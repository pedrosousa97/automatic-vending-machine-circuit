==> flow/design.v <==
`timescale 1ns / 1ps
module Agua(CLK, M0, M1, CANCEL, Bebida, TROCO0, TROCO1, TROCO2, TROCO3);
input CLK, M0, M1, CANCEL;
output Bebida;
output TROCO0;
output TROCO1;
output TROCO2;
output TROCO3;
reg Bebida;
reg TROCO0;
reg TROCO1;
reg TROCO2;
reg TROCO3;
reg [3:0] estado;
parameter Zero=4'b0000, Dez=4'b0001, Vinte=4'b0010, Trinta=4'b0011, Quarenta=4'b0100, Cinquenta=4'b0101, Sessenta=4'b0110, Setenta=4'b0111, Oitenta=4'b1000, Noventa=4'b1001, Cem=4'b1010;
always @ (estado)
	begin
		case (estado)
			Zero: begin
			if (CANCEL == 1)begin
			TROCO0=0;
			TROCO1=0;
			TROCO2=0;
			TROCO3=0;
			Bebida = 1'b0;
			end
			else if (CANCEL == 0)begin
			TROCO0=0;
			TROCO1=0;
			TROCO2=0;
			TROCO3=0;
			Bebida = 1'b0;
			end end
			Dez: begin
			if (CANCEL == 1) begin
			TROCO0=0;
			TROCO1=0;
			TROCO2=0;
			TROCO3=1;
			Bebida = 1'b0;
			end
			else if (CANCEL == 0)begin
			TROCO0=0;
			TROCO1=0;
			TROCO2=0;
			TROCO3=0;
			Bebida = 1'b0;
			end end
			Vinte: begin
			if (CANCEL == 1) begin
			TROCO0=0;
			TROCO1=0;
			TROCO2=1;
			TROCO3=0;
			Bebida = 1'b0;
			end
			else if (CANCEL == 0) begin
			TROCO0=0;
			TROCO1=0;
			TROCO2=0;
			TROCO3=0;
			Bebida = 1'b0;
			end end
			Trinta: begin
			if (CANCEL == 1) begin
			TROCO0=0;
			TROCO1=0;
			TROCO2=1;
			TROCO3=1;
			Bebida = 1'b0;
			end
			else if (CANCEL == 0) begin
			TROCO0=0;
			TROCO1=0;
			TROCO2=0;
			TROCO3=0;
			Bebida = 1'b0;
			end end
			Quarenta: begin
			if (CANCEL == 1) begin
			TROCO0=0;
			TROCO1=1;
			TROCO2=0;
			TROCO3=0;
			Bebida = 1'b0;
			end
			else if (CANCEL == 0) begin
			TROCO0=0;
			TROCO1=0;
			TROCO2=0;
			TROCO3=0;
			Bebida = 1'b0;
			end end
			Cinquenta: begin
			if (CANCEL == 1) begin
			TROCO0=0;
			TROCO1=1;
			TROCO2=0;
			TROCO3=1;
			Bebida = 1'b0;
			end
			else if (CANCEL == 0) begin
			TROCO0=0;
			TROCO1=0;
			TROCO2=0;
			TROCO3=0;
			Bebida = 1'b1;
			end end
			Sessenta: begin
			if (CANCEL == 1) begin
			TROCO0=0;
			TROCO1=1;
			TROCO2=1;
			TROCO3=0;
			Bebida = 1'b0;
			end
			else if (CANCEL == 0) begin
			TROCO0=0;
			TROCO1=0;
			TROCO2=0;
			TROCO3=1;
			Bebida = 1'b1;
			end end
			Setenta: begin
			if (CANCEL == 1) begin
			TROCO0=0;
			TROCO1=1;
			TROCO2=1;
			TROCO3=1;
			Bebida = 1'b0;
			end
			else if (CANCEL == 0) begin
			TROCO0=0;
			TROCO1=0;
			TROCO2=1;
			TROCO3=0;
			Bebida = 1'b1;
			end end
			Oitenta: begin
			if (CANCEL == 1) begin
			TROCO0=1;
			TROCO1=0;
			TROCO2=0;
			TROCO3=0;
			Bebida = 1'b0;
			end
			else if (CANCEL == 0) begin
			TROCO0=0;
			TROCO1=0;
			TROCO2=1;
			TROCO3=1;
			Bebida = 1'b1;
			end end
			Noventa: begin
			if (CANCEL == 1) begin
			TROCO0=1;
			TROCO1=0;
			TROCO2=0;
			TROCO3=1;
			Bebida = 1'b0;
			end
			else if (CANCEL == 0)begin
			TROCO0=0;
			TROCO1=1;
			TROCO2=0;
			TROCO3=1;
			Bebida = 1'b1;
			end end
			Cem: begin
			if (CANCEL == 1) begin
			TROCO0=1;
			TROCO1=0;
			TROCO2=1;
			TROCO3=0;
			Bebida = 1'b0;
			end
			else if (CANCEL == 0) begin
			TROCO0=0;
			TROCO1=1;
			TROCO2=1;
			TROCO3=0;
			Bebida = 1'b1;
			end end
			default: begin
			Bebida = 1'b0;
			TROCO0=0;
			TROCO1=0;
			TROCO2=0;
			TROCO3=0;
			end
		endcase
	end
always @ (posedge CLK)
	begin
			case (estado)
			Zero:
			if (M0 == 0 & M1 == 0)
			estado = Dez;
			else if (M0 == 0 & M1 == 1)
			estado = Vinte;
			else if (M0 == 1 & M1 == 0)
			estado = Cinquenta;
			else if(M0 == 1 & M1 == 1)
			estado = Cem;
			Dez:
			if (M0 == 0 & M1 == 0)
			estado = Vinte;
			else if (M0 == 0 & M1 == 1)
			estado = Trinta;
			else if (M0 == 1 & M1 == 0)
			estado = Sessenta;
			else if(M0 == 1 & M1 == 1)
			estado = Zero;
			Vinte:
			if (M0 == 0 & M1 == 0)
			estado = Trinta;
			else if (M0 == 0 & M1 == 1)
			estado = Quarenta;
			else if (M0 == 1 & M1 == 0)
			estado = Setenta;
			else if(M0 == 1 & M1 == 1)
			estado = Zero;
			Trinta:
			if (M0 == 0 & M1 == 0)
			estado = Quarenta;
			else if (M0 == 0 & M1 == 1)
			estado = Cinquenta;
			else if (M0 == 1 & M1 == 0)
			estado = Oitenta;
			else if(M0 == 1 & M1 == 1)
			estado = Zero;
			Quarenta:
			if (M0 == 0 & M1 == 0)
			estado = Cinquenta;
			else if (M0 == 0 & M1 == 1)
			estado = Sessenta;
			else if (M0 == 1 & M1 == 0)
			estado = Noventa;
			else if(M0 == 1 & M1 == 1)
			estado = Zero;
			Cinquenta:
			if (M0 == 0 & M1 == 0)
			estado = Zero;
			else if (M0 == 0 & M1 == 1)
			estado = Zero;
			else if (M0 == 1 & M1 == 0)
			estado = Zero;
			else if(M0 == 1 & M1 == 1)
			estado = Zero;
			Sessenta:
			if (M0 == 0 & M1 == 0)
			estado = Zero;
			else if (M0 == 0 & M1 == 1)
			estado = Zero;
			else if (M0 == 1 & M1 == 0)
			estado = Zero;
			else if(M0 == 1 & M1 == 1)
			estado = Zero;
			Setenta:
			if (M0 == 0 & M1 == 0)
			estado = Zero;
			else if (M0 == 0 & M1 == 1)
			estado = Zero;
			else if (M0 == 1 & M1 == 0)
			estado = Zero;
			else if(M0 == 1 & M1 == 1)
			estado = Zero;
			Oitenta:
			if (M0 == 0 & M1 == 0)
			estado = Zero;
			else if (M0 == 0 & M1 == 1)
			estado = Zero;
			else if (M0 == 1 & M1 == 0)
			estado = Zero;
			else if(M0 == 1 & M1 == 1)
			estado = Zero;
			Noventa:
			if (M0 == 0 & M1 == 0)
			estado = Zero;
			else if (M0 == 0 & M1 == 1)
			estado = Zero;
			else if (M0 == 1 & M1 == 0)
			estado = Zero;
			else if(M0 == 1 & M1 == 1)
			estado = Zero;
			Cem:
			if (M0 == 0 & M1 == 0)
			estado = Zero;
			else if (M0 == 0 & M1 == 1)
			estado = Zero;
			else if (M0 == 1 & M1 == 0)
			estado = Zero;
			else if(M0 == 1 & M1 == 1)
			estado = Zero;
			default: estado <= Zero;
		endcase
	end
endmodule
-- Reports on Agua
Tool output for the design above, in the order of the flow.
Lines are those of the file above, counted from 1.
Operators carry their Yosys type and port widths (W data, S select, Z words).
Library cell names are shortened.
A cell with n/a has no value.
- top: Agua
- clock input: CLK
- standard-cell library: sky130hd
- corner: tt_025C_1v80

-- Word-level counts
Yosys after proc, flatten, opt, wreduce and memory -nomap, before mapping. Memory bits, and registers merged into a memory's read port (data or address), are not among the register bits. Print and check cells are not counted. Equal cells are merged and count once.
- reduce/logical cells at 9
- noted add/subtract/negate cells: 0
- div/mod/pow operators: 0
- noted mux-type cells: 28
- noted bitwise gates (word level): 6
- order comparisons: 0
- noted equality and inequality tests: 11
- multiply operators: 0
- shift-type cells at 0
- operator list (kind ; count):
    $mux W4 ; 20
    $pmux W4 S6 ; 1
    $eq A4 B3 Y1 const B ; 4
    $eq A4 B4 Y1 const B ; 3
    $eq A4 B2 Y1 const B ; 2
    $reduce_or A4 Y1 ; 2
    $reduce_or A2 Y1 ; 3
    $reduce_or A3 Y1 ; 2
    $reduce_or A6 Y1 ; 1
    $pmux W1 S3 ; 2
    $ne A5 B5 Y1 const B ; 1
    $and A1 B1 Y1 ; 4
    $eq A4 B1 Y1 const B ; 1
    $logic_not A4 Y1 ; 1
    $mux W1 ; 4
    $not A1 Y1 ; 2
    $pmux W1 S2 ; 1
- output and inout bits: 5
- noted elaborated cells: 55
- noted bits in latches: 0
- memory cells at 0
- memory bits (writable) at 0
- clocked read ports x word width: 0
- register bits at 4
- memory bits (read-only) at 0

-- Longest topological paths
Depth = most cells in a row (Yosys ltp): at word level without a register or memory, in the mapped netlist without a sequential cell, where the memories' decode and read muxes count.
- noted word-level depth: 6
- noted ABC_AREA: 0
- mapped depth: 4

-- Synthesis result
Yosys stat after the flow's synthesis: flattened, memories mapped to cells. It holds for the ABC_AREA given above (unset counts as 0); a run with the other value may have another netlist.
Totals and module areas in this step are rounded.
- cells by type (type ; count):
    edfxtp_1 ; 4
    a21oi_1 ; 7
    o32ai_1 ; 3
    and4bb_2 ; 2
    nand3b_1 ; 3
    buf_2 ; 4
    nand2_1 ; 5
    xor2_1 ; 2
    nand2b_1 ; 2
    nor2b_1 ; 2
    and4b_1 ; 1
    nor4bb_1 ; 1
    o21ai_0 ; 2
    a2bb2oi_1 ; 1
    and2b_2 ; 1
    and3_2 ; 1
    nor2_1 ; 2
    nor3b_1 ; 1
Not listed: further types 5, cells in them 5.
- sequential area at 0.00012 mm2
- mapped area at 0.000408 mm2
- flip-flop cells at 4
- noted mapped cells: 49

-- Path before layout
OpenSTA on the mapped netlist: ideal clock, no wires. The path of least setup slack (recovery checks aside). Input and output delay are each 20% of the period. Register names are those of the netlist, which keeps one name where synthesis merged equal registers.
- kind: register to output
- start: reg estado[2]
- end: out Bebida
- driving pins on the path: 5
- period at 1440 ps
- noted output delay: 288 ps
- data required time: 1152 ps
- noted time at the first pin: 0 ps
- noted path buffers: 1
- delay of the path: 1085 ps
- setup slack at 67 ps
- arrival at 1085 ps
- synthesis period reached at 1373 ps
"delay of the path" is the arrival time less input delay plus setup time.
A path that ends at an output port has no setup time.
"driving pins on the path" counts driving pins, that of a launching flip-flop among them; a cell with two outputs on the path counts twice.
"synthesis period reached" = period - worst setup slack (recovery checks aside). The figure is calculated, with input and output delays left at 20% of the set period.
Between the ends stands the longest chain of elaborated cells between them, by number of cells; it is not shown to be the way that was timed. Of several equally long chains one is given.
A line is the first line of the expression or statement that the cell stems from. Yosys adds cells for indexed reads and writes and turns some case tables into memories.
A register here has more assigning lines than the two given.
- cell sequence: edfxtp_1 buf_2 nor2b_1 o21ai_0 a21oi_1
- noted length of the longest elaborated chain: 3
- noted elaborated cells on any way between the ends: 8
- classes of those cells: eq/ne: 6; mux: 1; reduce/logical: 1
- ends and longest elaborated chain, after synthesis (item ; RTL line ; RTL):
    start, declared ; 14 ; reg [3:0] estado;
    start, assigned ; 198 ; estado = Dez;
    start, assigned ; 200 ; estado = Vinte;
    $eq A4 B4 Y1 ; 18 ; case (estado)
    $reduce_or A6 Y1 ; n/a ;
    $mux W1 ; n/a ;
    end, declared ; 4 ; output Bebida;

-- Worst path after layout
From the final timing report of run A: the path of least setup slack in the routed layout; clock arrival at registers is part of the times.
The report prints the path's times to 10 ps; the period is as set.
- kind: register to output
- start: reg estado[0]
- end: out Bebida
- driving pins on the path: 6
- setup slack at -100 ps
- noted output delay: 310 ps
- arrival at 1340 ps
- data required time: 1240 ps
- period at 1550 ps
- noted path buffers: 2
- noted time at the first pin: 240 ps
Between the ends stands the longest chain of elaborated cells between them, by number of cells; it is not shown to be the way that was timed. Of several equally long chains one is given.
A register here has more assigning lines than the two given.
- cell sequence: edfxtp_1 buf_6 nand2_4 nand3b_1 a21oi_1 buf_2
- noted length of the longest elaborated chain: 3
- noted elaborated cells on any way between the ends: 8
- classes of those cells: eq/ne: 6; mux: 1; reduce/logical: 1
- ends and longest elaborated chain, post-layout (item ; RTL line ; RTL):
    start, declared ; 14 ; reg [3:0] estado;
    start, assigned ; 198 ; estado = Dez;
    start, assigned ; 200 ; estado = Vinte;
    $eq A4 B4 Y1 ; 18 ; case (estado)
    $reduce_or A6 Y1 ; n/a ;
    $mux W1 ; n/a ;
    end, declared ; 4 ; output Bebida;

Ticket comment

Measured data: module Agua, platform sky130hd, 2 stored runs of the flow under differing settings, order arbitrary. Input and output delays are each 20% of the period that was set; the output load is 0.01 pF.
By "overall power" is meant OpenSTA's value without simulated activity: inputs other than the clock are taken to toggle once in ten clock periods, and the tool carries that through the logic.
Results are given in rounded form.

Run A
Settings were period_ns = 1.55; CORE_UTILIZATION = 24; PLACE_DENSITY = 0.82; GPL_ROUTABILITY_DRIVEN = 0; MIN_ROUTING_LAYER = met2; CAP_MARGIN = 20; CORE_MARGIN = 2; SLEW_MARGIN = 20
- noted the standard-cell area after routing: 0.000708 mm2
- noted the die outline area: 0.00205 mm2
- mapped cell area after synthesis at 0.000408 mm2
- worst setup slack after layout at -96 ps
- setup TNS: -282 ps
- noted the overall power: 467 µW
- utilization after routing at 45.9%

Run B
Settings were period_ns = 1.3; CORE_UTILIZATION = 32; SETUP_SLACK_MARGIN = 0.18; PLACE_DENSITY = 0.72; CORE_MARGIN = 6; CELL_PAD_IN_SITES_DETAIL_PLACEMENT = 0; ABC_AREA = 0; GPL_TIMING_DRIVEN = 0; GPL_ROUTABILITY_DRIVEN = 1; CAP_MARGIN = 5; SLEW_MARGIN = 20; MIN_ROUTING_LAYER = met2; MAX_ROUTING_LAYER = met5
- noted the standard-cell area after routing: 0.000687 mm2
- noted the die outline area: 0.00228 mm2
- mapped cell area after synthesis at 0.000408 mm2
- worst setup slack after layout at -326 ps
- setup TNS: -1630 ps
- noted the overall power: 542 µW
- utilization after routing at 60.2%
